==> flow/design.v <==
`timescale 1ns / 1ps
module fs_4_mixer #(
  parameter DATA_WIDTH = 8
)(
  input  wire clk_i,
  input  wire reset_ni,
  input  wire                  valid_i,
  output wire                  ready_o,
  input  wire [DATA_WIDTH-1:0] I_i,
  input  wire [DATA_WIDTH-1:0] Q_i,
  input  wire                  dir_i,
  output wire                  valid_o,
  input  wire                  ready_i,
  output reg  [DATA_WIDTH-1:0] I_o,
  output reg  [DATA_WIDTH-1:0] Q_o
);
  reg [1:0] cntr = 0;
  wire      cntr_en;
  wire      cntr_dir;
  assign cntr_en = (valid_i && ready_o);
  assign cntr_dir = dir_i;
  always @(posedge clk_i) begin
    if (cntr_en) begin
      if (cntr_dir) begin
        cntr <= cntr + 1'd1;
      end else begin
        cntr <= cntr - 1'd1;
      end
    end
  end
  assign ready_o = ready_i;
  assign valid_o = valid_i;
  always @(*) begin
    case(cntr)
      2'd0 : {I_o, Q_o} = {+I_i, +Q_i};
      2'd1 : {I_o, Q_o} = {-Q_i, +I_i};
      2'd2 : {I_o, Q_o} = {-I_i, -Q_i};
      2'd3 : {I_o, Q_o} = {+Q_i, -I_i};
    endcase
  end
endmodule
=== Step by step through the tools: fs_4_mixer ===
The steps from the RTL of fs_4_mixer to its reports follow in flow order.
Line numbers count from 1 in the design file above.
Operators: Yosys type, input widths -> output width; for muxes data width and select width s.
Cell names lack the library's common part.
Not given: n/a

* Top module: fs_4_mixer
* Clock: clk_i
* Standard-cell library: sky130hd
* Timing corner: tt_025C_1v80

=== After elaboration ===
Counts by Yosys on the flattened word-level netlist (proc, flatten, opt, wreduce; memories kept). Register bits leave out memories and registers merged into their read ports (data or address); mux counts leave out enables and synchronous resets folded into registers. Print and check cells are left out. Cells with the same type and inputs are merged into one.

* Elaborated cells: 12
* Memories: 0
* ROM bits: 0
* Word width x clocked read ports: 0
* Bits in latches: 0
* Input port bits: 21
* Output and inout bits: 18
* Memory bits (writable): 0
* Bits in registers: 2

* Reduce/logical cells: 2
* Shifts and indexed selects: 0
* Eq/ne operators: 3
* Order comparisons: 0
* Bitwise gates (word level): 0
* Divide/modulo/power cells: 0
* Add/subtract/negate cells: 4
* Mux-type cells: 2
* Multiply operators: 0

{| class="wikitable"
|+ Operator list
! kind !! count
|-
| $pmux 16 s4 || 1
|-
| $neg 8->8 || 2
|-
| $eq 2x2->1 const B || 2
|-
| $add 2x1->2 const B || 1
|-
| $sub 2x1->2 const B || 1
|-
| $eq 2x1->1 const B || 1
|-
| $logic_not 2->1 || 1
|-
| $mux 2 || 1
|-
| $logic_and 1x1->1 || 1
|}

=== Longest topological paths ===
Yosys ltp: most cells in a row. Word level: on the elaborated netlist, between registers, memories and ports. Mapped: between sequential cells and ports; inverters and the memories' decode and read muxes count.

* Word-level depth: 2
* ABC_AREA: 0
* Gate-level depth with buffers: 7
* Depth with buffers taken out: 6

=== Netlist ===
Yosys stat after the flow's synthesis: flattened, memories mapped to cells. It holds for the ABC_AREA given above (unset counts as 0); a run with the other value may have another netlist.
The area totals of this step are shown rounded.

{| class="wikitable"
|+ Cells by type
! cell !! count !! total area (µm²)
|-
| ha_1 || 6 || 75.072
|-
| edfxtp_1 || 2 || 60.058
|-
| inv_1 || 16 || 60.058
|-
| mux2i_1 || 6 || 60.058
|-
| clkbuf_8 || 4 || 55.053
|-
| a21oi_1 || 9 || 45.043
|-
| nor2_1 || 12 || 45.043
|-
| o221ai_1 || 5 || 43.792
|-
| nor3_1 || 8 || 40.038
|-
| xnor2_1 || 4 || 35.034
|-
| buf_6 || 3 || 33.782
|-
| nand2_1 || 9 || 33.782
|-
| o22ai_1 || 5 || 31.28
|-
| a32oi_1 || 3 || 26.275
|-
| o21ai_0 || 5 || 25.024
|-
| a211oi_1 || 3 || 22.522
|-
| buf_4 || 3 || 22.522
|-
| or4_4 || 2 || 22.522
|}

Not listed: further types 27, cells in them 41.

* Buffers: 16
* Chip area (Yosys): 1100 µm²
* Sequential area: 60 µm²
* Standard cells after synthesis: 146
* Flip-flops: 2

=== Timing after synthesis ===
Path of least setup slack by OpenSTA after synthesis, without wires, with an ideal clock, recovery checks aside; 20% of the period is set as input and as output delay. Where synthesis merged equal registers, the netlist keeps one of their names.

* Path type: input port to output port
* From: in Q_i[3]
* To: out I_o[7]
* Slack: 0.488 ns
* Clock period: 3.26 ns
* Required time: 2.608 ns
* Stages on the path: 5
* External input delay: 0.652 ns
* Time at the first pin: 0.652 ns
* Path buffers: 1
* Data arrival time: 2.120 ns
* External output delay: 0.652 ns
* Delay of the path: 1.468 ns
* Synthesis period reached: 2.772 ns

"delay of the path" = arrival - input delay + setup time.
At an output port there is no setup time.
"stages on the path": output pins that drive a net of the path, with the launching flip-flop's if there is one; two outputs of one cell count as two.
"synthesis period reached" = period - worst setup slack (recovery checks aside). The figure is calculated, with input and output delays left at 20% of the set period.
The rows between start and end are the longest chain of elaborated cells between them; the timing report does not say that the signal goes this way. Where chains are equally long, one stands for them.
A line is the first line of the expression or statement that the cell stems from. Yosys adds cells for indexed reads and writes and turns some case tables into memories.

* Cell sequence: buf_4 > or4_4 > nand3b_4 > xnor2_1 > o311ai_0
* Cells in the longest elaborated chain: 2
* Elaborated cells between the ends (all ways): 2
* Those cells by class: add/sub (1); mux (1)

{| class="wikitable"
|+ RTL lines, path post-synthesis
! element !! line !! source
|-
| from (decl) || 10 || <nowiki>input  wire [DATA_WIDTH-1:0] Q_i,</nowiki>
|-
| $neg 8->8 || 36 || <nowiki>2'd1 : {I_o, Q_o} = {-Q_i, +I_i};</nowiki>
|-
| $pmux 16 s4 || 34 || <nowiki>case(cntr)</nowiki>
|-
| to (decl) || 14 || <nowiki>output reg  [DATA_WIDTH-1:0] I_o,</nowiki>
|}

=== Path in the finished layout ===
Path of least setup slack in the final report of job 1 (OpenROAD, finished layout, wires in). Where an end is a register, its clock arrival counts in the times.

* Path type: input port to output port
* From: in Q_i[2]
* To: out I_o[7]
* External output delay: 0.46 ns
* Slack: -0.02 ns
* Required time: 1.84 ns
* Data arrival time: 1.86 ns
* Path buffers: 2
* Time at the first pin: 0.46 ns
* External input delay: 0.46 ns
* Clock period: 2.3 ns
* Stages on the path: 6

The rows between start and end are the longest chain of elaborated cells between them; the timing report does not say that the signal goes this way. Where chains are equally long, one stands for them.

* Cell sequence: buf_6 > or4_4 > nand3b_4 > xnor2_2 > o311ai_1 > buf_2
* Cells in the longest elaborated chain: 2
* Elaborated cells between the ends (all ways): 2
* Those cells by class: add/sub (1); mux (1)

{| class="wikitable"
|+ RTL lines, path post-layout
! element !! line !! source
|-
| from (decl) || 10 || <nowiki>input  wire [DATA_WIDTH-1:0] Q_i,</nowiki>
|-
| $neg 8->8 || 36 || <nowiki>2'd1 : {I_o, Q_o} = {-Q_i, +I_i};</nowiki>
|-
| $pmux 16 s4 || 34 || <nowiki>case(cntr)</nowiki>
|-
| to (decl) || 14 || <nowiki>output reg  [DATA_WIDTH-1:0] I_o,</nowiki>
|}

Hand-over note for fs_4_mixer

fs_4_mixer through Yosys and OpenROAD on sky130hd: 2 stored runs, unordered, with their settings and measured results. The constraints put input and output delay at 20% of the set period each and load the outputs with 0.01 pF.
"worst path time" means the part of the period allowed to the worst setup path (the constraints hold back 20% at inputs and 20% at outputs) less its slack; where the path has registers, the arrival times of their clocks count too.
By "power consumption" is meant OpenSTA's value without simulated activity: inputs other than the clock are taken to toggle once in ten clock periods, and the tool carries that through the logic.
The measured numbers are rounded.

=== Job 1 ===
{| class="wikitable"
! Setting !! Value
|-
| period_ns || 2.3
|-
| CORE_UTILIZATION || 24
|-
| GPL_TIMING_DRIVEN || 1
|-
| GPL_ROUTABILITY_DRIVEN || 1
|-
| CTS_CLUSTER_DIAMETER || 205
|-
| CAP_MARGIN || 0
|-
| SLEW_MARGIN || 0
|-
| CORE_MARGIN || 2
|-
! Result !! Value
|-
| Yosys chip area after synthesis || 1100 µm²
|-
| Die area || 5000 µm²
|-
| Standard-cell area of the final layout || 2100 µm²
|-
| Worst setup slack after layout || -0.017 ns
|-
| Utilization of the finished layout || 0.48
|-
| Worst path time || 1.40 ns
|-
| Type of the worst setup path || input port to output port
|-
| Power consumption || 0.55 mW
|-
| Smallest hold slack || 0.82 ns
|}

=== Job 2 ===
{| class="wikitable"
! Setting !! Value
|-
| period_ns || 3.64
|-
| CORE_UTILIZATION || 16
|-
| SETUP_SLACK_MARGIN || 0.6
|-
| PLACE_DENSITY_LB_ADDON || 0.24
|-
| CORE_MARGIN || 5
|-
| TNS_END_PERCENT || 90
|-
| GPL_TIMING_DRIVEN || 0
|-
| GPL_ROUTABILITY_DRIVEN || 1
|-
| CTS_CLUSTER_DIAMETER || 242
|-
| CAP_MARGIN || 15
|-
| SLEW_MARGIN || 0
|-
| MIN_ROUTING_LAYER || met2
|-
! Result !! Value
|-
| Standard-cell area of the final layout || 1700 µm²
|-
| Smallest hold slack || 0.80 ns
|-
| Worst path time || 1.52 ns
|-
| Type of the worst setup path || input port to output port
|-
| Die area || 8400 µm²
|-
| Power consumption || 0.31 mW
|-
| Yosys chip area after synthesis || 1100 µm²
|-
| Utilization of the finished layout || 0.26
|-
| Worst setup slack after layout || 0.67 ns
|}

End of note.
