==> flow/design.v <==
`timescale 1ns / 1ps
module up_sampler #(
  parameter I_FACTOR = 4,
  parameter ZERO_ORDER_HOLD = 0,
  parameter TDATA_WIDTH = 8
)(
  input wire aclk,
  input wire aresetn,
  input  wire                   s_axis_tvalid,
  output wire                   s_axis_tready,
  input  wire [TDATA_WIDTH-1:0] s_axis_tdata,
  output wire                   m_axis_tvalid,
  input  wire                   m_axis_tready,
  output wire [TDATA_WIDTH-1:0] m_axis_tdata
);
  localparam SHIFT_REG_WIDTH = I_FACTOR;
  reg  [SHIFT_REG_WIDTH-1:0] shift_reg;
  wire                       shift_reg_sload;
  wire                       shift_reg_en;
  always @(posedge aclk or negedge aresetn) begin
    if (!aresetn) begin
      shift_reg <= {SHIFT_REG_WIDTH{1'b0}};
    end else if (shift_reg_sload) begin
      shift_reg <= {1'b1, {(SHIFT_REG_WIDTH - 1){1'b0}}};
    end else if (shift_reg_en) begin
      shift_reg <= {1'b0, shift_reg[SHIFT_REG_WIDTH-1:1]};
    end
  end
  assign shift_reg_sload = (s_axis_tvalid && s_axis_tready);
  assign shift_reg_en = (m_axis_tvalid && m_axis_tready);
  reg  [TDATA_WIDTH-1:0] data_reg;
  wire                   data_reg_en;
  wire                   data_reg_sclr;
  always @(posedge aclk) begin
    if (data_reg_en) begin
      data_reg <= s_axis_tdata;
    end else if (data_reg_sclr) begin
      data_reg <= {TDATA_WIDTH{1'b0}};
    end
  end
  assign data_reg_en = (s_axis_tvalid && s_axis_tready);
  assign data_reg_sclr = !ZERO_ORDER_HOLD && (m_axis_tvalid && m_axis_tready);
  assign s_axis_tready = ~|shift_reg[I_FACTOR-1:1] && (!m_axis_tvalid || m_axis_tready);
  assign m_axis_tvalid = |shift_reg;
  assign m_axis_tdata = data_reg;
endmodule
==> Tool chain data of up_sampler <==
What the tools print for up_sampler, step after step.
Lines are those of the file above, counted from 1.
Operators carry their Yosys type and port widths (W data, S select, Z words).
Library cell names are shortened.
{ "design": {"design": "up_sampler", "clk_port": "aclk", "lib": "sky130hd", "lib_corner": "tt_025C_1v80"} }

==> Elaborated design <==
Yosys after proc, flatten, opt, wreduce and memory -nomap, before mapping. Memory bits, and registers merged into a memory's read port (data or address), are not among the register bits. Print and check cells are not counted. Equal cells are merged and count once.
{ "word_totals": {"output_inout_bits": 10, "regBits": 12, "n_memories": 0, "wordCells": 15, "clocked_rd_ports_x_width": 0, "in_bits": 12, "latchBits": 0, "mem_bits_ro": 0, "ram_bits": 0} }
{ "op_classes": {"n_reduce_logical": 9, "bitwise": 0, "n_shift": 0, "cmp": 0, "mul": 0, "n_eq": 0, "muxes": 4, "addsub": 0, "div": 0} }
{ "ops": {"columns": ["op", "n"], "rows": [
  ["$mux W8", 2],
  ["$mux W4", 2],
  ["$reduce_or A4 Y1", 1],
  ["$logic_and A1 B1 Y1", 3],
  ["$reduce_or A3 Y1", 1],
  ["$logic_not A1 Y1", 2],
  ["$reduce_bool A2 Y1", 1],
  ["$logic_or A1 B1 Y1", 1]
]} }

==> Logic depth <==
Longest topological path by Yosys (ltp), each cell counted once; first at word level (registers and memories cut), then after technology mapping (sequential cells cut; the memories' decode and read muxes count).
{ "depth": {"depth_word": 6, "ABC_AREA": 0, "depth_mapped": 3, "mapped_depth_nobuf": 2} }

==> Netlist <==
Yosys stat after the flow's synthesis: flattened, memories mapped to cells. It holds for the ABC_AREA given above (unset counts as 0); a run with the other value may have another netlist.
Totals and module areas in this step are rounded.
{ "by_type": {"columns": ["cell_type", "n", "type_area_um2"], "rows": [
  ["edfxtp_1", 8, 240.23],
  ["dfrtp_1", 4, 100.096],
  ["nor4_2", 8, 100.096],
  ["inv_1", 9, 33.782],
  ["mux2_2", 2, 22.522],
  ["buf_6", 1, 11.261],
  ["or3_4", 1, 11.261],
  ["o32ai_1", 1, 8.758],
  ["o41ai_1", 1, 8.758],
  ["a21o_1", 1, 7.507],
  ["o31ai_1", 1, 7.507],
  ["nor2b_1", 1, 6.256],
  ["or2_1", 1, 6.256],
  ["buf_2", 1, 5.005],
  ["clkinv_1", 1, 3.754],
  ["nor2_1", 1, 3.754]
]} }
{ "synth_totals": {"synth_area_um2": 580, "flip_flops": 12, "seq_area_um2": 340, "stdcells": 42, "buffers": 2} }

==> Worst setup path after synthesis <==
Path of least setup slack by OpenSTA after synthesis, without wires, with an ideal clock, recovery checks aside; 20% of the period is set as input and as output delay. Where synthesis merged equal registers, the netlist keeps one of their names.
{ "synth_timing": {"kind": "reg-to-reg", "start": "register shift_reg[1]", "end": "register data_reg[0]", "path_stages": 4, "path_slack_ps": 247, "t_required_ps": 1903, "n_path_buf": 1, "delay_ps": 2043, "period_ps": 2290, "arrival_ps": 1656, "t_first_pin_ps": 0, "setup_ps": 387, "synth_period_reached_ps": 2043} }
"delay_ps" = arrival - input delay + setup time.
"path_stages": output pins that drive a net of the path, with the launching flip-flop's if there is one; two outputs of one cell count as two.
"synth_period_reached_ps" = period - worst setup slack (recovery checks aside). The figure is calculated, with input and output delays left at 20% of the set period.
Between the ends stands the longest chain of elaborated cells between them, by number of cells; it is not shown to be the way that was timed. Of several equally long chains one is given.
A line is the first line of the expression or statement that the cell stems from. Yosys adds cells for indexed reads and writes and turns some case tables into memories.
A register here has more assigning lines than the two given.
Only ways into the end's enable, where the timed path ends, are counted here.
{ "synth_via": {"path_cell_list": "dfrtp_1 or3_4 buf_6 o31ai_1", "elab_chain_cells": 6, "cone_cells": 9, "cone_classes": "reduce/logical (9)"} }
{ "synth_lines": {"columns": ["item", "line_no", "rtl"], "rows": [
  ["start: declaration", 17, "reg  [SHIFT_REG_WIDTH-1:0] shift_reg;"],
  ["start: assignment", 24, "shift_reg <= {1'b1, {(SHIFT_REG_WIDTH - 1){1'b0}}};"],
  ["start: assignment", 26, "shift_reg <= {1'b0, shift_reg[SHIFT_REG_WIDTH-1:1]};"],
  ["$reduce_or A4 Y1", 44, "assign m_axis_tvalid = |shift_reg;"],
  ["$logic_not A1 Y1", 43, "assign s_axis_tready = ~|shift_reg[I_FACTOR-1:1] && (!m_axis_tvalid || m_axis_tready);"],
  ["$logic_or A1 B1 Y1", 43, null],
  ["$logic_and A1 B1 Y1", 43, null],
  ["$logic_and A1 B1 Y1", 41, "assign data_reg_en = (s_axis_tvalid && s_axis_tready);"],
  ["$reduce_bool A2 Y1", null, null],
  ["end: assignment", 36, "data_reg <= s_axis_tdata;"],
  ["end: assignment", 38, "data_reg <= {TDATA_WIDTH{1'b0}};"],
  ["end: declaration", 31, "reg  [TDATA_WIDTH-1:0] data_reg;"]
]} }

==> Path in the finished layout <==
From the final timing report of run 1: the path of least setup slack in the routed layout; clock arrival at registers is part of the times.
The report prints the path's times to 10 ps; the period is as set.
{ "layout_timing": {"kind": "reg-to-output", "start": "register shift_reg[1]", "end": "output port m_axis_tvalid", "t_required_ps": 1660, "out_delay_ps": 410, "arrival_ps": 1570, "path_slack_ps": 90, "path_stages": 4, "period_ps": 2070, "t_first_pin_ps": 270, "n_path_buf": 1} }
Between the ends stands the longest chain of elaborated cells between them, by number of cells; it is not shown to be the way that was timed. Of several equally long chains one is given.
A register here has more assigning lines than the two given.
{ "layout_via": {"path_cell_list": "dfrtp_1 or3_4 or2_1 dlygate4sd2_1", "elab_chain_cells": 1, "cone_cells": 1, "lines_between": 1, "cone_classes": "reduce/logical (1)"} }
{ "layout_lines": {"columns": ["item", "line_no", "rtl"], "rows": [
  ["start: declaration", 17, "reg  [SHIFT_REG_WIDTH-1:0] shift_reg;"],
  ["start: assignment", 24, "shift_reg <= {1'b1, {(SHIFT_REG_WIDTH - 1){1'b0}}};"],
  ["start: assignment", 26, "shift_reg <= {1'b0, shift_reg[SHIFT_REG_WIDTH-1:1]};"],
  ["$reduce_or A4 Y1", 44, "assign m_axis_tvalid = |shift_reg;"],
  ["end: declaration", 12, "output wire                   m_axis_tvalid,"]
]} }

Wiki page: up_sampler / flow data

Measured results for up_sampler: 2 stored runs of the Yosys and OpenROAD flow on sky130hd. The settings differ; the order carries no meaning. The constraints put input and output delay at 20% of the set period each and load the outputs with 0.01 pF.
"achieved period" = clock period - worst setup slack. The figure is calculated, with input and output delays left at 20% of the set period.
"time of the worst setup path": the worst setup path's part of the clock period (all of it between registers, 20% less for each end at a port) less its slack. A launch clock that arrives late makes it longer, a capture clock that arrives late makes it shorter.
"time of the worst setup path" is given in steps of 10 ps.
The results are shown rounded.

==> run 1: settings <==
{ "period_ns": 2.07, "CORE_UTILIZATION": 29, "SETUP_SLACK_MARGIN": -0.07, "PLACE_DENSITY": 0.87, "CORE_ASPECT_RATIO": 1.3, "CORE_MARGIN": 4, "CELL_PAD_IN_SITES_GLOBAL_PLACEMENT": 3, "ABC_AREA": 0, "CTS_CLUSTER_DIAMETER": 146, "CAP_MARGIN": 5, "SLEW_MARGIN": 35, "MIN_ROUTING_LAYER": "met2", "MAX_ROUTING_LAYER": "met4" }
==> run 1: results <==
die area: 2800 µm²
utilization in the final report: 0.45
post-synthesis cell area: 580 µm²
time of the worst setup path: 1570 ps
class of the worst setup path: reg-to-output
achieved period: 1979 ps
standard-cell area after routing: 860 µm²
setup total negative slack: 0 ps
worst slack on setup checks: 91 ps

==> run 2: settings <==
{ "period_ns": 3.66, "CORE_UTILIZATION": 32, "SETUP_SLACK_MARGIN": 0.33, "PLACE_DENSITY_LB_ADDON": 0.25, "ABC_AREA": 1, "GPL_ROUTABILITY_DRIVEN": 0, "CTS_CLUSTER_SIZE": 29, "CAP_MARGIN": 30, "CORE_MARGIN": 2, "SLEW_MARGIN": 20 }
==> run 2: results <==
die area: 1900 µm²
utilization in the final report: 0.51
post-synthesis cell area: 520 µm²
time of the worst setup path: 1350 ps
class of the worst setup path: input-to-output
achieved period: 2818 ps
standard-cell area after routing: 770 µm²
setup total negative slack: 0 ps
worst slack on setup checks: 840 ps
